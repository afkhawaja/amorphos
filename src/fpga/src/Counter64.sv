==> flow/design.v <==
package ShellTypes;
parameter USE_ECC                 = 0;
parameter AVL_ADDR_WIDTH          = 26;
parameter AVL_DATA_WIDTH          = USE_ECC == 1 ? 512 : 576;
parameter AVL_SPARE_WIDTH         = USE_ECC == 1 ? 0   : 64;
parameter AVL_BE_WIDTH            = USE_ECC == 1 ? 64  : 72;
parameter AVL_SIZE                = 7;
parameter NUM_UMI                 = 1;
parameter UMI_ADDR_WIDTH          = 64;
parameter UMI_DATA_WIDTH          = USE_ECC == 0 ? 576 : 512;
parameter UMI_SPARE_WIDTH         = USE_ECC == 0 ?  64 :   0;
parameter UMI_MASK_WIDTH          = UMI_DATA_WIDTH / 8;
parameter PCIE_DATA_WIDTH         = 128;
parameter PCIE_SLOT_WIDTH         = 16;  
parameter PCIE_PAD_WIDTH          = $clog2(PCIE_DATA_WIDTH/8);
typedef struct packed {
	logic                      valid;
	logic                      isWrite;
	logic [UMI_ADDR_WIDTH-1:0] addr;
	logic [UMI_DATA_WIDTH-1:0] data;
} MemReq;
typedef struct packed {
	logic                      valid;
	logic [UMI_DATA_WIDTH-1:0] data;
} MemResp;
typedef struct packed {
	logic                       valid;
	logic                       isWrite;
	logic [31:0]                addr;
	logic [63:0]                data;
} SoftRegReq;
typedef struct packed {
	logic                       valid;
	logic [63:0]                data;
} SoftRegResp;
typedef struct packed {
	logic                       valid;
	logic [PCIE_DATA_WIDTH-1:0] data;
	logic [PCIE_SLOT_WIDTH-1:0] slot;
	logic [PCIE_PAD_WIDTH-1:0]  pad;
	logic                       last;
} PCIEPacket;
endpackage
package  AOSF1Types;
parameter USING_F1 = 1;
parameter F1_NUM_APPS = 8;
parameter F1_ALL_APPS_SAME = 1;
parameter MEMDRIVE_SOFTREG_FIFO_Type  = 0;
parameter MEMDRIVE_SOFTREG_FIFO_Depth = 4;
parameter MEMDRIVE_SUB_Q_Type         = 0;
parameter MEMDRIVE_SUB_Q_Depth        = 5;
parameter DNNDRIVE_SOFTREG_Type       = 0;
parameter DNNDRIVE_SOFTREG_Depth      = 4;
parameter F1_CONFIG_SOFTREG_CONFIG = 2;
parameter F1_CONFIG_DDR_CONFIG     = 3;
parameter F1_CONFIG_APPS           = 1;
parameter F1_CONFIG_AMI_ENABLED    = 1;
parameter CHANNELS_PER_AMI = 4;
parameter F1_NUM_MEM_CHANNELS = 4;
parameter NUM_AMI_INSTS = 1;
parameter F1_ADDR_SHIFT_XLATE = $clog2(NUM_AMI_INSTS);
parameter F1_AXIL_USE_EXTENDER = 0;
parameter F1_AXIL_USE_ROUTE_TREE = 0;
parameter F1_AXIL_wr_addr_FIFO_Type  = 0;
parameter F1_AXIL_wr_addr_FIFO_Depth = 2;
parameter F1_AXIL_wr_data_FIFO_Type  = 0;
parameter F1_AXIL_wr_data_FIFO_Depth = 2;
parameter F1_AXIL_rd_req_FIFO_Type   = 0;
parameter F1_AXIL_rd_req_FIFO_Depth  = 2;
parameter F1_AXIL_rd_resp_FIFO_Type  = 0;
parameter F1_AXIL_rd_resp_FIFO_Depth = 2;
parameter F1_AXIL_buffer_sr_req_FIFO_Type = 0;
parameter F1_AXIL_buffer_sr_req_FIFO_Depth = 2;
parameter F1_AMI2AXI4_RdPath_RdReqFIFO_Type  = 0;
parameter F1_AMI2AXI4_RdPath_RdReqFIFO_Depth = 2;
parameter F1_AMI2AXI4_RdPath_RdRespFIFO_Type  = 0;
parameter F1_AMI2AXI4_RdPath_RdRespFIFO_Depth = 2;
parameter F1_AMI2AXI4_WrPath_WrReq_Data_FIFO_Type  = 0;
parameter F1_AMI2AXI4_WrPath_WrReq_Data_FIFO_Depth = 2;
parameter F1_AMI2AXI4_WrPath_WrReq_Addr_FIFO_Type  = 0;
parameter F1_AMI2AXI4_WrPath_WrReq_Addr_FIFO_Depth = 2;
parameter F1_PCIS2ABD_WrPath_WrDataFIFO_Type  = 0;
parameter F1_PCIS2ABD_WrPath_WrDataFIFO_Depth = 8;
parameter F1_PCIS2ABD_WrPath_WrIdFIFO_Type  = 0;
parameter F1_PCIS2ABD_WrPath_WrIdFIFO_Depth = 8;
parameter F1_PCIS2ABD_RdPath_RdReqFIFO_Type  = 0;
parameter F1_PCIS2ABD_RdPath_RdReqFIFO_Depth = 8;
parameter F1_PCIS2ABD_RdPath_RdRespIDFIFO_Type  = 0;
parameter F1_PCIS2ABD_RdPath_RdRespIDFIFO_Depth = 8;
endpackage
module Counter64
(
    input                               clk,
    input                               rst, 
	input								increment,
	output[63:0]						count
);
	reg[31:0]  lower;
	reg[31:0]  upper;
	logic[31:0] new_lower;
	logic[31:0] new_upper;
	assign count = {upper,lower};
	always@(posedge clk) begin : counter64_update
		if (rst) begin
			lower <= 32'h0000_0000;
			upper <= 32'h0000_0000;
		end else begin
			lower <= new_lower;
			upper <= new_upper;
		end
	end
	always_comb begin : counter64_update_logic
		new_lower = lower;
		new_upper = upper;
		if (increment) begin
			if (lower == 32'hFFFF_FFFF) begin
				new_upper = upper + 32'h1;
				new_lower = 32'h0;
			end else begin
				new_lower = lower + 32'h1;
			end
		end
	end
endmodule
# == From RTL to reports: Counter64 ==
# What the tools print for Counter64, step after step.
# Lines are those of the file above, counted from 1.
# Not given: -
# setup
design,Counter64
clock_port,clk
cell_library,sky130hd
corner,tt_025C_1v80

# == After elaboration ==
# Counts by Yosys on the flattened word-level netlist (proc, flatten, opt, wreduce; memories kept). Register bits leave out memories and registers merged into their read ports (data or address); mux counts leave out enables and synchronous resets folded into registers. Print and check cells are left out. Cells with the same type and inputs are merged into one.
# classes
eq_ne,1
mux,1
n_addsub,2
reduce_and_logical,1
# op_table
op,count
32-bit by 1-bit adder with 32-bit output with constant B,2
32-bit equality test with constant B,1
32-bit two-way mux,1
2-bit AND reduction,1
# word_totals
ff_bits,64
input_bits,3

# == Depth ==
# Yosys ltp: most cells in a row. Word level: on the elaborated netlist, between registers, memories and ports. Mapped: between sequential cells and ports; inverters and the memories' decode and read muxes count.
# depth
depth_word,2
abc_area,0
mapped_depth,8

# == Synthesis result ==
# Source: synth_stat.txt of the flow (Yosys; design flattened, memories mapped). It holds for the ABC_AREA given above (unset counts as 0); a run with the other value may have another netlist.
# Totals and module areas in this step are rounded.
# synth_totals
ff_cells,64
cells,353
synth_area_um2,3000
# types
type,count,area_total_um2
sky130_fd_sc_hd__dfxtp_1,64,1.28E+03
sky130_fd_sc_hd__xor2_1,25,218.96
sky130_fd_sc_hd__nor2_1,43,161.405
sky130_fd_sc_hd__nand4_1,25,156.4
sky130_fd_sc_hd__a21oi_1,30,150.144
sky130_fd_sc_hd__or3_1,19,118.864
sky130_fd_sc_hd__nand3_1,21,105.101
sky130_fd_sc_hd__o21ai_0,21,105.101
sky130_fd_sc_hd__nand2_1,22,82.579
sky130_fd_sc_hd__and4_1,8,70.067
sky130_fd_sc_hd__xnor2_1,8,70.067
sky130_fd_sc_hd__or4_1,8,60.058
sky130_fd_sc_hd__o31ai_1,6,45.043
sky130_fd_sc_hd__clkbuf_1,11,41.29
sky130_fd_sc_hd__and3_1,6,37.536
sky130_fd_sc_hd__or4_4,3,33.782
sky130_fd_sc_hd__ha_1,2,25.024
sky130_fd_sc_hd__nand4_2,2,25.024
# Not listed: further types 15, cells in them 29.

# == Worst setup path after synthesis ==
# Source: OpenSTA report_checks on the synthesized netlist (no wires, ideal clock, input and output delay 20% of the period each), path of least setup slack; recovery checks are left aside. Register names are those of the netlist, which keeps one name where synthesis merged equal registers.
# synth_path
path_type,register to register
start,reg lower[0]
end,reg upper[29]
path_stages,8
t_arrival_ps,2463
path_delay_ps,2534
required_ps,2639
path_slack_ps,176
n_path_buf,1
setup_time_ps,71
clock_period_ps,2710
t_first_pin_ps,0
period_less_setup_slack_ps,2534
# "path_delay_ps" = arrival - input delay + setup time.
# "path_stages": output pins that drive a net of the path, with the launching flip-flop's if there is one; two outputs of one cell count as two.
# "period_less_setup_slack_ps" = period - worst setup slack (recovery checks aside). The figure is calculated, with input and output delays left at 20% of the set period.
# Between the ends stands the longest chain of elaborated cells between them, by number of cells; it is not shown to be the way that was timed. Of several equally long chains one is given.
# Each line given opens the expression or statement behind the cell; cells for indexed reads and writes are added by Yosys, which also makes memories of some case tables.
# synth_between
cell_sequence,sky130_fd_sc_hd__dfxtp_1 sky130_fd_sc_hd__ha_1 sky130_fd_sc_hd__nand4_2 sky130_fd_sc_hd__or4_4 sky130_fd_sc_hd__or4_4 sky130_fd_sc_hd__buf_6 sky130_fd_sc_hd__or3_1 sky130_fd_sc_hd__a21oi_1
elab_chain_cells,2
# synth_lines
element,line,rtl
"start, declared",98,reg[31:0] lower;
"start, assigned",105,lower <= 32'h0000_0000;
"start, assigned",108,lower <= new_lower;
32-bit equality test,116,if (lower == 32'hFFFF_FFFF) begin
2-bit AND reduction,-,
"end, assigned",106,upper <= 32'h0000_0000;
"end, assigned",109,upper <= new_upper;
"end, declared",99,reg[31:0] upper;

# Counter64 through Yosys and OpenROAD on sky130hd: 2 stored runs, unordered, with their settings. The constraints put input and output delay at 20% of the set period each and load the outputs with 0.01 pF.
# Settings: n/a = not set for that run.
setting or result,stored run 1,stored run 2
period_ns,3.05,1.6
CORE_UTILIZATION,47,49
PLACE_DENSITY,0.67,n/a
CORE_ASPECT_RATIO,0.9,n/a
CELL_PAD_IN_SITES_GLOBAL_PLACEMENT,2,2
TNS_END_PERCENT,20,n/a
ABC_AREA,0,n/a
CAP_MARGIN,20,20
CORE_MARGIN,2,8
SLEW_MARGIN,20,25
PLACE_DENSITY_LB_ADDON,n/a,0.26
GPL_TIMING_DRIVEN,n/a,1
CTS_CLUSTER_SIZE,n/a,48
CTS_CLUSTER_DIAMETER,n/a,247
MIN_ROUTING_LAYER,n/a,met1
MAX_ROUTING_LAYER,n/a,met5
# Stored run 1: no results, placement failed with GPL-0301
# Stored run 2: no results, placement failed with FLW-0024
