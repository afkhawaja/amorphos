==> flow/design.v <==
package ShellTypes;
parameter USE_ECC                 = 0;
parameter AVL_ADDR_WIDTH          = 26;
parameter AVL_DATA_WIDTH          = USE_ECC == 1 ? 512 : 576;
parameter AVL_SPARE_WIDTH         = USE_ECC == 1 ? 0   : 64;
parameter AVL_BE_WIDTH            = USE_ECC == 1 ? 64  : 72;
parameter AVL_SIZE                = 7;
parameter NUM_UMI                 = 1;
parameter UMI_ADDR_WIDTH          = 64;
parameter UMI_DATA_WIDTH          = USE_ECC == 0 ? 576 : 512;
parameter UMI_SPARE_WIDTH         = USE_ECC == 0 ?  64 :   0;
parameter UMI_MASK_WIDTH          = UMI_DATA_WIDTH / 8;
parameter PCIE_DATA_WIDTH         = 128;
parameter PCIE_SLOT_WIDTH         = 16;  
parameter PCIE_PAD_WIDTH          = $clog2(PCIE_DATA_WIDTH/8);
typedef struct packed {
	logic                      valid;
	logic                      isWrite;
	logic [UMI_ADDR_WIDTH-1:0] addr;
	logic [UMI_DATA_WIDTH-1:0] data;
} MemReq;
typedef struct packed {
	logic                      valid;
	logic [UMI_DATA_WIDTH-1:0] data;
} MemResp;
typedef struct packed {
	logic                       valid;
	logic                       isWrite;
	logic [31:0]                addr;
	logic [63:0]                data;
} SoftRegReq;
typedef struct packed {
	logic                       valid;
	logic [63:0]                data;
} SoftRegResp;
typedef struct packed {
	logic                       valid;
	logic [PCIE_DATA_WIDTH-1:0] data;
	logic [PCIE_SLOT_WIDTH-1:0] slot;
	logic [PCIE_PAD_WIDTH-1:0]  pad;
	logic                       last;
} PCIEPacket;
endpackage
package  AOSF1Types;
parameter USING_F1 = 1;
parameter F1_NUM_APPS = 8;
parameter F1_ALL_APPS_SAME = 1;
parameter MEMDRIVE_SOFTREG_FIFO_Type  = 0;
parameter MEMDRIVE_SOFTREG_FIFO_Depth = 4;
parameter MEMDRIVE_SUB_Q_Type         = 0;
parameter MEMDRIVE_SUB_Q_Depth        = 5;
parameter DNNDRIVE_SOFTREG_Type       = 0;
parameter DNNDRIVE_SOFTREG_Depth      = 4;
parameter F1_CONFIG_SOFTREG_CONFIG = 2;
parameter F1_CONFIG_DDR_CONFIG     = 3;
parameter F1_CONFIG_APPS           = 1;
parameter F1_CONFIG_AMI_ENABLED    = 1;
parameter CHANNELS_PER_AMI = 4;
parameter F1_NUM_MEM_CHANNELS = 4;
parameter NUM_AMI_INSTS = 1;
parameter F1_ADDR_SHIFT_XLATE = $clog2(NUM_AMI_INSTS);
parameter F1_AXIL_USE_EXTENDER = 0;
parameter F1_AXIL_USE_ROUTE_TREE = 0;
parameter F1_AXIL_wr_addr_FIFO_Type  = 0;
parameter F1_AXIL_wr_addr_FIFO_Depth = 2;
parameter F1_AXIL_wr_data_FIFO_Type  = 0;
parameter F1_AXIL_wr_data_FIFO_Depth = 2;
parameter F1_AXIL_rd_req_FIFO_Type   = 0;
parameter F1_AXIL_rd_req_FIFO_Depth  = 2;
parameter F1_AXIL_rd_resp_FIFO_Type  = 0;
parameter F1_AXIL_rd_resp_FIFO_Depth = 2;
parameter F1_AXIL_buffer_sr_req_FIFO_Type = 0;
parameter F1_AXIL_buffer_sr_req_FIFO_Depth = 2;
parameter F1_AMI2AXI4_RdPath_RdReqFIFO_Type  = 0;
parameter F1_AMI2AXI4_RdPath_RdReqFIFO_Depth = 2;
parameter F1_AMI2AXI4_RdPath_RdRespFIFO_Type  = 0;
parameter F1_AMI2AXI4_RdPath_RdRespFIFO_Depth = 2;
parameter F1_AMI2AXI4_WrPath_WrReq_Data_FIFO_Type  = 0;
parameter F1_AMI2AXI4_WrPath_WrReq_Data_FIFO_Depth = 2;
parameter F1_AMI2AXI4_WrPath_WrReq_Addr_FIFO_Type  = 0;
parameter F1_AMI2AXI4_WrPath_WrReq_Addr_FIFO_Depth = 2;
parameter F1_PCIS2ABD_WrPath_WrDataFIFO_Type  = 0;
parameter F1_PCIS2ABD_WrPath_WrDataFIFO_Depth = 8;
parameter F1_PCIS2ABD_WrPath_WrIdFIFO_Type  = 0;
parameter F1_PCIS2ABD_WrPath_WrIdFIFO_Depth = 8;
parameter F1_PCIS2ABD_RdPath_RdReqFIFO_Type  = 0;
parameter F1_PCIS2ABD_RdPath_RdReqFIFO_Depth = 8;
parameter F1_PCIS2ABD_RdPath_RdRespIDFIFO_Type  = 0;
parameter F1_PCIS2ABD_RdPath_RdRespIDFIFO_Depth = 8;
endpackage
module SoftFIFO  #(parameter WIDTH = 512, LOG_DEPTH = 9)
(
	input  clock,
	input  reset_n,
	input  wrreq,  
	input[WIDTH-1:0] data, 
	output full,                   
	output[WIDTH-1:0] q,  
	output empty,              
	input  rdreq  
);
logic[WIDTH-1:0] buffer[(1 << LOG_DEPTH)-1:0];
logic[LOG_DEPTH:0] counter;
logic[LOG_DEPTH:0]  new_counter;
logic[LOG_DEPTH-1:0] rd_ptr, wr_ptr; 
logic[LOG_DEPTH-1:0]  new_rd_ptr, new_wr_ptr;
assign empty = (counter == 0);
assign full  = (counter == (1 << LOG_DEPTH));
assign q     = buffer[rd_ptr];
always @(posedge clock) begin
	if (!reset_n) begin
		counter <= 0;
		rd_ptr  <= 0;
		wr_ptr  <= 0;
	end else begin
		counter <= new_counter;
		rd_ptr  <= new_rd_ptr;
		wr_ptr  <= new_wr_ptr;
	end
end
always @(posedge clock) begin
	if (!full && wrreq) begin
		buffer[wr_ptr] <= data;
	end else begin
		buffer[wr_ptr] <= buffer[wr_ptr];
	end
end
always_comb begin
	if ((!full && wrreq) && (!empty && rdreq)) begin
		new_counter = counter;
		new_rd_ptr  = rd_ptr + 1;
		new_wr_ptr  = wr_ptr + 1;
	end	else if (!full && wrreq) begin
		new_counter = counter + 1;
		new_rd_ptr  = rd_ptr;
		new_wr_ptr  = wr_ptr + 1;
	end else if (!empty && rdreq) begin
		new_counter = counter - 1;
		new_rd_ptr  = rd_ptr + 1;
		new_wr_ptr  = wr_ptr;
	end else begin
		new_counter = counter;
		new_rd_ptr = rd_ptr;
		new_wr_ptr = wr_ptr;
	end
end
endmodule 
module HullFIFO #(parameter TYPE = 0, WIDTH = 32, LOG_DEPTH = 2)
(
    input  clock,
    input  reset_n,
    input             wrreq,  
    input[WIDTH-1:0]  data, 
    output            full,
    output[WIDTH-1:0] q,  
    output logic      empty,
    input             rdreq  
);
	wire half_full;
	wire data_valid;
    generate
        if (TYPE == 0) begin : Hull_SoftFIFO
            SoftFIFO
            #(
                .WIDTH                  (WIDTH),
                .LOG_DEPTH              (LOG_DEPTH)
            )
            softfifo_inst
            (
                .clock                  (clock),
                .reset_n                (reset_n),
                .wrreq                  (wrreq),
                .data                   (data),
                .full                   (full),
                .q                      (q),
                .empty                  (empty),
                .rdreq                  (rdreq)
            );
        end else if (TYPE == 1) begin : Hull_CatapultFIFO
            FIFO
            #(
                .WIDTH                  (WIDTH),
                .LOG_DEPTH              (LOG_DEPTH)
            )
            catapultfifo_inst
            (
                .clock                  (clock),
                .reset_n                (reset_n),
                .wrreq                  (wrreq),
                .data                   (data),
                .full                   (full),
                .q                      (q),
                .empty                  (empty),
                .rdreq                  (rdreq)
            );
        end else if (TYPE == 2) begin : Hull_F1_FlopFIFO
			flop_fifo
			#(
				.WIDTH(WIDTH),
				.DEPTH((1 << LOG_DEPTH))  
			)
			f1_flopfifo_inst
			(
				.clk(clock), 
				.rst_n(reset_n), 
				.sync_rst_n(1'b1),  
				.cfg_watermark((1 << LOG_DEPTH) - 1),  
				.push(wrreq),
				.push_data(data), 
				.pop(rdreq),
				.pop_data(q), 
				.half_full(half_full), 
				.watermark(full),
				.data_valid(data_valid)
			);
			assign empty = !data_valid;
        end else if (TYPE == 3) begin : Hull_F1_BRAM_FIFO
		end
    endgenerate
endmodule
### Tool chain data of HullFIFO

What the tools print for HullFIFO, step after step.
Line numbers count from 1 in the design file above.
Cell names lack the library's common part.
A cell with - has no value.

| design | value |
|---|---|
| top | HullFIFO |
| clock input | clock |
| cell library | sky130hd |
| corner | tt_025C_1v80 |

### After elaboration

Yosys after proc, flatten, opt, wreduce and memory -nomap, before mapping. Print and check cells are not counted. Equal cells are merged and count once.
Yosys's memory passes give these memory sizes; they may raise the number of words (mostly to a power of two), join words into wider ones and drop unused or constant bits.

| word-level totals | value |
|---|---|
| register bits | 7 |
| memory bits (writable) | 128 |
| word width x clocked read ports | 32 |
| memories kept | 1 |
| input port bits | 36 |
| output and inout port bits | 34 |
| word-level cells | 39 |

Memories:

| name | words | width | rd ports | write ports | RTL line | source |
|---|---|---|---|---|---|---|
| Hull_SoftFIFO.softfifo_inst.buffer | 4 | 32 | 1 | 1 | 102 | `logic[WIDTH-1:0] buffer[(1 << LOG_DEPTH)-1:0];` |

| operators by class | value |
|---|---|
| $add $sub $neg | 4 |
| eq/ne operators | 3 |
| muxes and demuxes | 14 |
| bitwise logic cells | 2 |
| reductions and logical operators | 12 |

Operators with widths:

| kind | number |
|---|---|
| 32-bit two-way mux | 3 |
| 2-bit two-way mux | 7 |
| 2-bit AND reduction | 3 |
| 2-bit nonzero test | 3 |
| 3-bit two-way mux | 2 |
| 2-bit by 1-bit adder with 2-bit output with constant B | 2 |
| 1-bit logical AND | 3 |
| 3-bit by 1-bit adder with 3-bit output with constant B | 1 |
| 3-bit by 1-bit subtractor with 3-bit output with constant B | 1 |
| 3-bit == test with constant B | 1 |
| 3-bit logical NOT | 1 |
| 1-bit logical NOT | 2 |
| 2-bit inequality test with constant B | 1 |
| 1-bit two-way mux | 2 |
| 1-bit inequality test with constant B | 1 |
| 1-bit bitwise OR | 1 |
| 1-bit NOT | 1 |

### Logic depth

Yosys ltp: most cells in a row. Word level: on the elaborated netlist, between registers, memories and ports. Mapped: between sequential cells and ports; inverters and the memories' decode and read muxes count.

| logic depth | value |
|---|---|
| word-level depth | 8 |
| ABC_AREA | 0 |
| mapped depth | 9 |

### After synthesis

The flow's flattened synthesis, as Yosys stat reports it; memories are mapped. The netlist is that of the ABC_AREA named above (0 if unset); the other value can give another one.

| synthesis totals | value |
|---|---|
| cells in the netlist | 226 |
| synthesis area | 5158.7 µm² |
| sequential area | 4023.9 µm² |
| mapped flip-flops | 137 |
| buffers | 9 |

Cell types:

| type | number |
|---|---|
| edfxtp_1 | 128 |
| mux4_2 | 32 |
| dfxtp_1 | 9 |
| ha_1 | 6 |
| buf_6 | 4 |
| and3_2 | 4 |
| inv_1 | 7 |
| buf_2 | 5 |
| a21oi_1 | 4 |
| fa_1 | 1 |
| mux2i_1 | 2 |
| or3b_1 | 2 |
| xor2_1 | 2 |
| nand2b_1 | 2 |
| nor2_1 | 3 |
| nand3_1 | 2 |
| o21ai_0 | 2 |
| o21ai_1 | 2 |

Not listed: further types 9, cells in them 9.
By module: a second synthesis without flattening, with its own total; a netlist apart from the flattened one above.

| unflattened totals | value |
|---|---|
| cells (unflattened synthesis) | 232 |
| area total of the unflattened synthesis | 5200.0 µm² |

Each row is one instance without its submodules.

Modules:

| module | instances | cells | area (µm²) |
|---|---|---|---|
| SoftFIFO | 1 | 232 | 5200.0 |
| HullFIFO | 1 | 0 | 0.0 |

### Worst setup path after synthesis

Path of least setup slack by OpenSTA after synthesis, without wires, with an ideal clock, recovery checks aside; 20% of the period is set as input and as output delay. Where synthesis merged equal registers, the netlist keeps one of their names.

| timing post-synthesis | value |
|---|---|
| path type | register to register |
| from | reg Hull_SoftFIFO.softfifo_inst.counter[0] |
| to | reg Hull_SoftFIFO.softfifo_inst.counter[2] |
| clock period | 2.11 ns |
| library setup time | 0.091 ns |
| launch time at the first pin | 0.000 ns |
| arrival | 1.834 ns |
| required time | 2.019 ns |
| slack | 0.185 ns |
| path delay | 1.925 ns |
| stages | 10 |
| buffers on the path | 1 |
| synthesis period reached | 1.925 ns |

"path delay" = arrival - input delay + setup time.
"stages" counts driving pins, that of a launching flip-flop among them; a cell with two outputs on the path counts twice.
"synthesis period reached" = period - worst setup slack (recovery checks aside). The figure is calculated, with input and output delays left at 20% of the set period.
The rows between start and end are the longest chain of elaborated cells between them; the timing report does not say that the signal goes this way. Where chains are equally long, one stands for them.
A line is the first line of the expression or statement that the cell stems from. Yosys adds cells for indexed reads and writes and turns some case tables into memories.

| on the way, post-synthesis | value |
|---|---|
| path through | dfxtp_1 or3b_1 buf_6 clkinv_4 nor2_1 inv_1 fa_1 xnor2_1 a21oi_1 a311oi_1 |
| length of the longest elaborated chain | 6 |
| elaborated cells between the ends (all ways) | 14 |
| classes of those cells | add/sub (2); eq/ne (1); mux (2); logic (1); reduce/logical (8) |

RTL lines, path post-synthesis:

| element | RTL line | source |
|---|---|---|
| start: declaration | 103 | `logic[LOG_DEPTH:0] counter;` |
| start: assignment | 112 | `counter <= 0;` |
| start: assignment | 116 | `counter <= new_counter;` |
| 3-bit == test | 108 | `assign full  = (counter == (1 << LOG_DEPTH));` |
| 1-bit logical NOT | 129 | `if ((!full && wrreq) && (!empty && rdreq)) begin` |
| 1-bit logical AND (2 in a row) | 129 |  |
| 1-bit NOT | - |  |
| 2-bit AND reduction | - |  |
| end: assignment | 112 |  |
| end: assignment | 116 |  |
| end: declaration | 103 |  |

Nets of the timed path that keep an RTL name, with a line that drives or declares them; the list need not be complete.

Nets with RTL names, path post-synthesis:

| signal | RTL line |
|---|---|
| full | 108 |

### Timing after layout

From the final timing report of job 1: the path of least setup slack in the routed layout; clock arrival at registers is part of the times.

| timing after layout | value |
|---|---|
| path type | register to output |
| from | reg (no name shown) |
| to | out q[1] |
| clock period | 1.59 ns |
| external output delay | 0.32 ns |
| launch time at the first pin | 0.40 ns |
| arrival | 1.71 ns |
| required time | 1.27 ns |
| slack | -0.44 ns |
| stages | 5 |
| buffers on the path | 3 |

| on the way, after layout | value |
|---|---|
| path through | dfxtp_4 buf_12 buf_8 mux4_2 buf_6 |

RTL lines, path after layout:

| element | RTL line | source |
|---|---|---|
| end: declaration | 155 | `output[WIDTH-1:0] q,` |

Chain of elaborated cells between the ends: none given.

Data sheet: physical implementation of HullFIFO

Design HullFIFO on sky130hd. What follows are 2 stored runs of the flow, each under its own settings; their order means nothing. The constraints put input and output delay at 20% of the set period each and load the outputs with 0.01 pF.
"achieved period" is the run's clock period less its worst setup slack. It is reckoned from that one timing run; input and output delays stay at 20% of the period that was set.
"time used up by the worst setup path" means the part of the period allowed to the worst setup path (the constraints hold back 20% at inputs and 20% at outputs) less its slack; where the path has registers, the arrival times of their clocks count too.
By "power consumption" is meant OpenSTA's value without simulated activity: inputs other than the clock are taken to toggle once in ten clock periods, and the tool carries that through the logic.

#### Job 1

| setting | value |
|---|---|
| period_ns | `1.59` |
| CAP_MARGIN | `20` |
| CORE_MARGIN | `2` |
| CORE_UTILIZATION | `40` |
| SLEW_MARGIN | `20` |

| result | value |
|---|---|
| post-route utilization | 58.6 % |
| total negative slack on setup checks | -14.599 ns |
| area inside the die boundary | 13821.5 µm² |
| setup slack of the worst path | -0.440 ns |
| achieved period | 2.030 ns |
| synthesis area | 5158.7 µm² |
| time used up by the worst setup path | 1.71 ns |
| kind of the worst setup path | register to output |
| power consumption | 12.719 mW |
| standard-cell area after layout | 7389.6 µm² |
| post-route worst hold slack | 0.490 ns |

#### Job 2

| setting | value |
|---|---|
| period_ns | `4.18` |
| CORE_UTILIZATION | `63` |
| SETUP_SLACK_MARGIN | `1.02` |
| PLACE_DENSITY | `0.76` |
| HOLD_SLACK_MARGIN | `0.2` |
| CORE_ASPECT_RATIO | `0.81` |
| CELL_PAD_IN_SITES_DETAIL_PLACEMENT | `1` |
| GPL_TIMING_DRIVEN | `1` |
| CTS_CLUSTER_SIZE | `14` |
| SLEW_MARGIN | `10` |
| MIN_ROUTING_LAYER | `met1` |
| MAX_ROUTING_LAYER | `met4` |
| CAP_MARGIN | `20` |
| CORE_MARGIN | `2` |

Not finished: clock tree synthesis ended with error DPL-0033.
